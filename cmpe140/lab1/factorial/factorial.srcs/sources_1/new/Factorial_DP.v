==> flow/design.v <==
`timescale 1ns / 1ps
module Alu(input [31:0] in1, in2,
           input [1:0] c,
           output reg [31:0] aluout);
always @ (in1, in2, c)
begin
    case (c)   
        2'b00:  
        begin
            if(in2 == 0) begin aluout = 1; end
            else begin aluout = in1 * in2; end
        end  
        2'b01:  aluout = in1 & in2;   
        2'b10:  aluout = 1;   
        default:  aluout = in2;  
    endcase 
end
endmodule
`timescale 1ns / 1ps
module Dreg(input [31:0] D,
            input en, clk, rst,
            output reg [31:0] Q);
always @(posedge clk, posedge rst)
begin
    if(rst)
    begin
        Q <= 32'd0;
    end
    else
    begin 
        if(en) Q <= D;
        else Q <= Q;
    end
end
endmodule
`timescale 1ns / 1ps
module Factorial_DP(input [3:0] n, 
                    input [5:0] ctrl,
                    input  clk, rst,
                    output [31:0] out,
                    output Is_GT);
wire [3:0] Cnt_Reg;
wire [31:0] q_out, aluout, q2_out, mux_out1, mux_out2;
wire IS_equal;
Ud_Cnt_4 u1(.D(n), .LD(ctrl[2]), .UD(ctrl[3]), .CE(ctrl[4]), .CLK(clk), .RST(rst), .Q(Cnt_Reg));
comparater u2(.A({28'd0,Cnt_Reg}), .B(32'd1), .greater(Is_GT));
Dreg u3(.D(mux_out1), .en(ctrl[1]), .clk(clk), .rst(rst), .Q(q_out));
Alu u4(.in1(q_out), .in2({28'd0,Cnt_Reg}), .c(2'b00), .aluout(aluout));
Mux u6 (.in1(32'd1), .in2(aluout), .sel(ctrl[5]), .out(mux_out1));
Mux u7 (.in1(32'd0), .in2(aluout), .sel(ctrl[0]), .out(out));
endmodule
`timescale 1ns / 1ps
module Mux(input [31:0] in1, in2,
           input sel,
           output reg [31:0] out);
always @(in1, in2, sel, out)
begin
    if(sel)
        begin
            out = in2;
        end
    else
        begin
            out = in1;
        end
end
endmodule
`timescale 1ns / 1ps
module Ud_Cnt_4(input [3:0] D,
                input LD, UD, CE, CLK, RST,
                output reg [3:0] Q);
always @(posedge CLK, posedge RST)
begin
    if(RST) Q <= 4'd0;
    else if(CE)
        begin
            if(LD) Q <= D;
            else
                begin
                    case(UD)
                        1: Q <= Q + 1;
                        0: Q <= Q - 1;
                    endcase
                end
        end
    else Q <= Q;
end
endmodule
`timescale 1ns / 1ps
module comparater(input [31:0] A, B,
                  output reg greater);
always @(A,B)
begin
    greater <= 0;
    if(A > B)
    begin
        greater <= 1;
    end
end
endmodule
# Step by step through the tools: Factorial_DP
# The steps from the RTL of Factorial_DP to its reports follow in flow order.
# Lines are those of the file above, counted from 1.
design:
  top: "Factorial_DP"
  clk_port: "clk"
  lib: "sky130hd"
  lib_corner: "tt_025C_1v80"

# After elaboration
# Yosys after proc, flatten, opt, wreduce and memory -nomap, before mapping. Memory bits, and registers merged into a memory's read port (data or address), are not among the register bits. Print and check cells are not counted. Equal cells are merged and count once.
word_totals:
  output_inout_bits: 33
  regBits: 36
  in_bits: 12
op_classes:
  add_sub_neg: 2
  logic: 1
  mul: 1
  reduce_and_logical: 1
  mux: 6
  compare: 1
ops:
  columns: ["operator", "count"]
  rows:
  - ["32-bit by 4-bit multiplier with 32-bit output", 1]
  - ["32-bit 2-to-1 mux", 3]
  - ["32-bit logical NOT", 1]
  - ["4-bit case mux with 2-bit select", 1]
  - ["4-bit by 1-bit adder with 4-bit output with constant B", 1]
  - ["4-bit by 1-bit subtractor with 4-bit output with constant B", 1]
  - ["4-bit by 1-bit greater-than comparator with 1-bit output with constant B", 1]
  - ["4-bit 2-to-1 mux", 1]
  - ["1-bit NOT", 1]
  - ["1-bit 2-to-1 mux", 1]

# Depth
# Depth = most cells in a row (Yosys ltp): at word level without a register or memory, in the mapped netlist without a sequential cell, where the memories' decode and read muxes count.
logic_depth:
  word_depth: 3
  abc_area: 0
  depth_mapped: 17

# Mapped cells and area
# The flow's flattened synthesis, as Yosys stat reports it; memories are mapped. The netlist is that of the ABC_AREA named above (0 if unset); the other value can give another one.
# Totals and module areas in this step are rounded.
synth_totals:
  ff_cells: 36
  yosys_area_um2: 5660
  cell_count: 710
  seq_area_um2: 901
by_type:
  columns: ["type", "count", "area_total_um2"]
  rows:
  - ["sky130_fd_sc_hd__fa_1", 57, 1.14E+03]
  - ["sky130_fd_sc_hd__dfrtp_1", 36, 900.864]
  - ["sky130_fd_sc_hd__inv_1", 137, 514.243]
  - ["sky130_fd_sc_hd__and2_1", 74, 462.944]
  - ["sky130_fd_sc_hd__ha_1", 36, 450.432]
  - ["sky130_fd_sc_hd__nand2_1", 62, 232.723]
  - ["sky130_fd_sc_hd__nor2_1", 57, 213.955]
  - ["sky130_fd_sc_hd__a21oi_1", 32, 160.154]
  - ["sky130_fd_sc_hd__a21o_1", 18, 135.13]
  - ["sky130_fd_sc_hd__xor2_1", 14, 122.618]
  - ["sky130_fd_sc_hd__xnor2_1", 13, 113.859]
  - ["sky130_fd_sc_hd__o21ai_0", 17, 85.082]
  - ["sky130_fd_sc_hd__o2bb2ai_1", 9, 78.826]
  - ["sky130_fd_sc_hd__clkbuf_1", 19, 71.318]
  - ["sky130_fd_sc_hd__o22ai_1", 11, 68.816]
  - ["sky130_fd_sc_hd__a31oi_1", 8, 50.048]
  - ["sky130_fd_sc_hd__nand4_1", 8, 50.048]
  - ["sky130_fd_sc_hd__nand3_1", 9, 45.043]
# Not listed: further types 43, cells in them 93.
# The figures by module come from a second, unflattened synthesis with its own total; it is not the netlist above.
hier_totals:
  cells_unflattened: 2109
  hier_area_um2: 19800
# Rows give one instance, submodules left out.
modules:
  columns: ["module", "n_cells", "area_um2", "instances"]
  rows:
  - ["Alu", 1823, 16300, 1]
  - ["Dreg", 69, 1350, 1]
  - ["Mux", 36, 544, 2]
  - ["comparater", 112, 806, 1]
  - ["Ud_Cnt_4", 31, 287, 1]
  - ["Factorial_DP", 2, 7.5, 1]

# Path before layout
# OpenSTA on the mapped netlist: ideal clock, no wires. The path of least setup slack (recovery checks aside). Input and output delay are each 20% of the period. Register names are those of the netlist, which keeps one name where synthesis merged equal registers.
synth_timing:
  kind: "register -> output"
  from: "register u1.Q[1]"
  to: "output port out[31]"
  arrival_ns: 3.890
  path_delay_ns: 3.890
  t_first_pin_ns: 0.000
  driving_pins: 18
  n_path_buf: 3
  tclk_ns: 6.02
  path_slack_ns: 0.926
  synth_period_reached_ns: 5.094
# "path_delay_ns" is the arrival time less input delay plus setup time.
# A path that ends at an output port has no setup time.
# "driving_pins" counts driving pins, that of a launching flip-flop among them; a cell with two outputs on the path counts twice.
# "synth_period_reached_ns" = period - worst setup slack (recovery checks aside). The figure is calculated, with input and output delays left at 20% of the set period.
# Between the ends stands the longest chain of elaborated cells between them, by number of cells; it is not shown to be the way that was timed. Of several equally long chains one is given.
# A line is the first line of the expression or statement that the cell stems from. Yosys adds cells for indexed reads and writes and turns some case tables into memories.
# A register here has more assigning lines than the two given.
synth_between:
  path_cell_list: "sky130_fd_sc_hd__dfrtp_1 sky130_fd_sc_hd__clkbuf_1 sky130_fd_sc_hd__inv_1 sky130_fd_sc_hd__buf_1 sky130_fd_sc_hd__nor2_1 sky130_fd_sc_hd__fa_1 sky130_fd_sc_hd__inv_1 sky130_fd_sc_hd__fa_1 sky130_fd_sc_hd__inv_1 sky130_fd_sc_hd__ha_1 sky130_fd_sc_hd__buf_2 sky130_fd_sc_hd__nand4_1 sky130_fd_sc_hd__nor2_1 sky130_fd_sc_hd__nand2_1 sky130_fd_sc_hd__a311oi_2 sky130_fd_sc_hd__o211ai_1 sky130_fd_sc_hd__and3_4 sky130_fd_sc_hd__nor3_1"
  elab_chain_cells: 3
synth_lines:
  columns: ["item", "line_no", "rtl"]
  rows:
  - ["from (decl)", 71, "output reg [3:0] Q);"]
  - ["from (assign)", 81, "1: Q <= Q + 1;"]
  - ["from (assign)", 82, "0: Q <= Q - 1;"]
  - ["32-bit by 4-bit multiplier with 32-bit output", 11, "else begin aluout = in1 * in2; end"]
  - ["32-bit 2-to-1 mux", 10, "if(in2 == 0) begin aluout = 1; end"]
  - ["32-bit 2-to-1 mux", 58, "if(sel)"]
  - ["to (decl)", 40, "output [31:0] out,"]

# Worst path after layout
# Path of least setup slack in the final report of flow run 1 (OpenROAD, finished layout, wires in). Where an end is a register, its clock arrival counts in the times.
layout_timing:
  kind: "register -> output"
  from: "register u1.Q[1]"
  to: "output port out[31]"
  n_path_buf: 1
  driving_pins: 16
  arrival_ns: 5.27
  tclk_ns: 7.23
  t_first_pin_ns: 0.29
  path_slack_ns: 0.51
# Between the ends stands the longest chain of elaborated cells between them, by number of cells; it is not shown to be the way that was timed. Of several equally long chains one is given.
# A register here has more assigning lines than the two given.
layout_between:
  path_cell_list: "sky130_fd_sc_hd__dfrtp_1 sky130_fd_sc_hd__inv_1 sky130_fd_sc_hd__nor2_1 sky130_fd_sc_hd__fa_1 sky130_fd_sc_hd__inv_1 sky130_fd_sc_hd__fa_1 sky130_fd_sc_hd__inv_1 sky130_fd_sc_hd__ha_1 sky130_fd_sc_hd__nand4_1 sky130_fd_sc_hd__nor2_1 sky130_fd_sc_hd__nand2_1 sky130_fd_sc_hd__a311oi_2 sky130_fd_sc_hd__o211ai_1 sky130_fd_sc_hd__and3_4 sky130_fd_sc_hd__nor3_1 sky130_fd_sc_hd__clkdlybuf4s50_1"
  elab_chain_cells: 3
layout_lines:
  columns: ["item", "line_no", "rtl"]
  rows:
  - ["from (decl)", 71, "output reg [3:0] Q);"]
  - ["from (assign)", 81, "1: Q <= Q + 1;"]
  - ["from (assign)", 82, "0: Q <= Q - 1;"]
  - ["32-bit by 4-bit multiplier with 32-bit output", 11, "else begin aluout = in1 * in2; end"]
  - ["32-bit 2-to-1 mux", 10, "if(in2 == 0) begin aluout = 1; end"]
  - ["32-bit 2-to-1 mux", 58, "if(sel)"]
  - ["to (decl)", 40, "output [31:0] out,"]

Data sheet: physical implementation of Factorial_DP

Top module Factorial_DP; platform sky130hd; tools Yosys and OpenROAD; 2 stored runs in no particular order. Input and output delays are each 20% of the period that was set; the output load is 0.01 pF.
By "clock_period_reached_ns" is meant the clock period of the run minus its worst setup slack. This is arithmetic on one report: input and output delays are still those of the set period (20% each).
"worst_path_ns": the worst setup path's part of the clock period (all of it between registers, 20% less for each end at a port) less its slack. A launch clock that arrives late makes it longer, a capture clock that arrives late makes it shorter.
"total_power_uw": no workload was simulated; the value follows from the tool's default switching activity.
Values from the reports are rounded here.

--- flow run 1 ---
==> flow/run.sh <==
#!/bin/bash
# the make line also repeats the synthesis and layout settings of config.mk as NAME=value (left out here)
make -C /OpenROAD-flow-scripts/flow DESIGN_CONFIG=/design/flow/config.mk WORK_HOME=/design/flow/orfs CLKGATE_MAP_FILE= finish
==> flow/config.mk <==
export PLATFORM = sky130hd
export DESIGN_NAME = Factorial_DP
export DESIGN_NICKNAME = Factorial_DP
export VERILOG_FILES = /design/flow/design.v
export SDC_FILE = /design/flow/constraint.sdc
export NUM_CORES = 4
export LEC_CHECK = 0
export CAP_MARGIN = 5
export CORE_ASPECT_RATIO = 0.81
export CORE_MARGIN = 2
export CORE_UTILIZATION = 42
export CTS_CLUSTER_DIAMETER = 191
export CTS_CLUSTER_SIZE = 96
export PLACE_DENSITY_LB_ADDON = 0.04
export SETUP_SLACK_MARGIN = 0.01
export SLEW_MARGIN = 20
==> flow/constraint.sdc <==
create_clock -name core_clock -period 7.23 [get_ports {clk}]
set_input_delay 1.4460 -clock core_clock [delete_from_list [all_inputs] [get_ports {clk}]]
set_output_delay 1.4460 -clock core_clock [all_outputs]
set_load 0.01 [all_outputs]

==> results, as YAML <==
results:
  setupTns_ns: 0.000
  total_power_uw: 808
  synth_area_um2: 5660
  stdcell_area_um2: 6370
  design.die.area_um2: 14400
  hold_worst_slack_ns: 0.554
  fin_ws_ns: 0.513
  worst_path_ns: 5.27
  critical_path_kind: "register -> output"
  finalUtil_frac: 0.48
  clock_period_reached_ns: 6.717

--- flow run 2 ---
==> flow/run.sh <==
#!/bin/bash
# the make line also repeats the synthesis and layout settings of config.mk as NAME=value (left out here)
make -C /OpenROAD-flow-scripts/flow DESIGN_CONFIG=/design/flow/config.mk WORK_HOME=/design/flow/orfs CLKGATE_MAP_FILE= finish
==> flow/config.mk <==
export PLATFORM = sky130hd
export DESIGN_NAME = Factorial_DP
export DESIGN_NICKNAME = Factorial_DP
export VERILOG_FILES = /design/flow/design.v
export SDC_FILE = /design/flow/constraint.sdc
export NUM_CORES = 4
export LEC_CHECK = 0
export CAP_MARGIN = 20
export CELL_PAD_IN_SITES_DETAIL_PLACEMENT = 2
export CORE_ASPECT_RATIO = 0.7
export CORE_MARGIN = 2
export CORE_UTILIZATION = 17
export CTS_CLUSTER_DIAMETER = 309
export HOLD_SLACK_MARGIN = 0.24
export PLACE_DENSITY_LB_ADDON = 0.29
export SETUP_SLACK_MARGIN = -0.12
export SLEW_MARGIN = 30
==> flow/constraint.sdc <==
create_clock -name core_clock -period 4.61 [get_ports {clk}]
set_input_delay 0.9220 -clock core_clock [delete_from_list [all_inputs] [get_ports {clk}]]
set_output_delay 0.9220 -clock core_clock [all_outputs]
set_load 0.01 [all_outputs]

==> results, as YAML <==
results:
  setupTns_ns: -10.8
  total_power_uw: 1710
  synth_area_um2: 5660
  stdcell_area_um2: 9300
  design.die.area_um2: 34800
  hold_worst_slack_ns: 0.545
  fin_ws_ns: -0.671
  worst_path_ns: 4.36
  critical_path_kind: "register -> output"
  finalUtil_frac: 0.286
  clock_period_reached_ns: 5.281
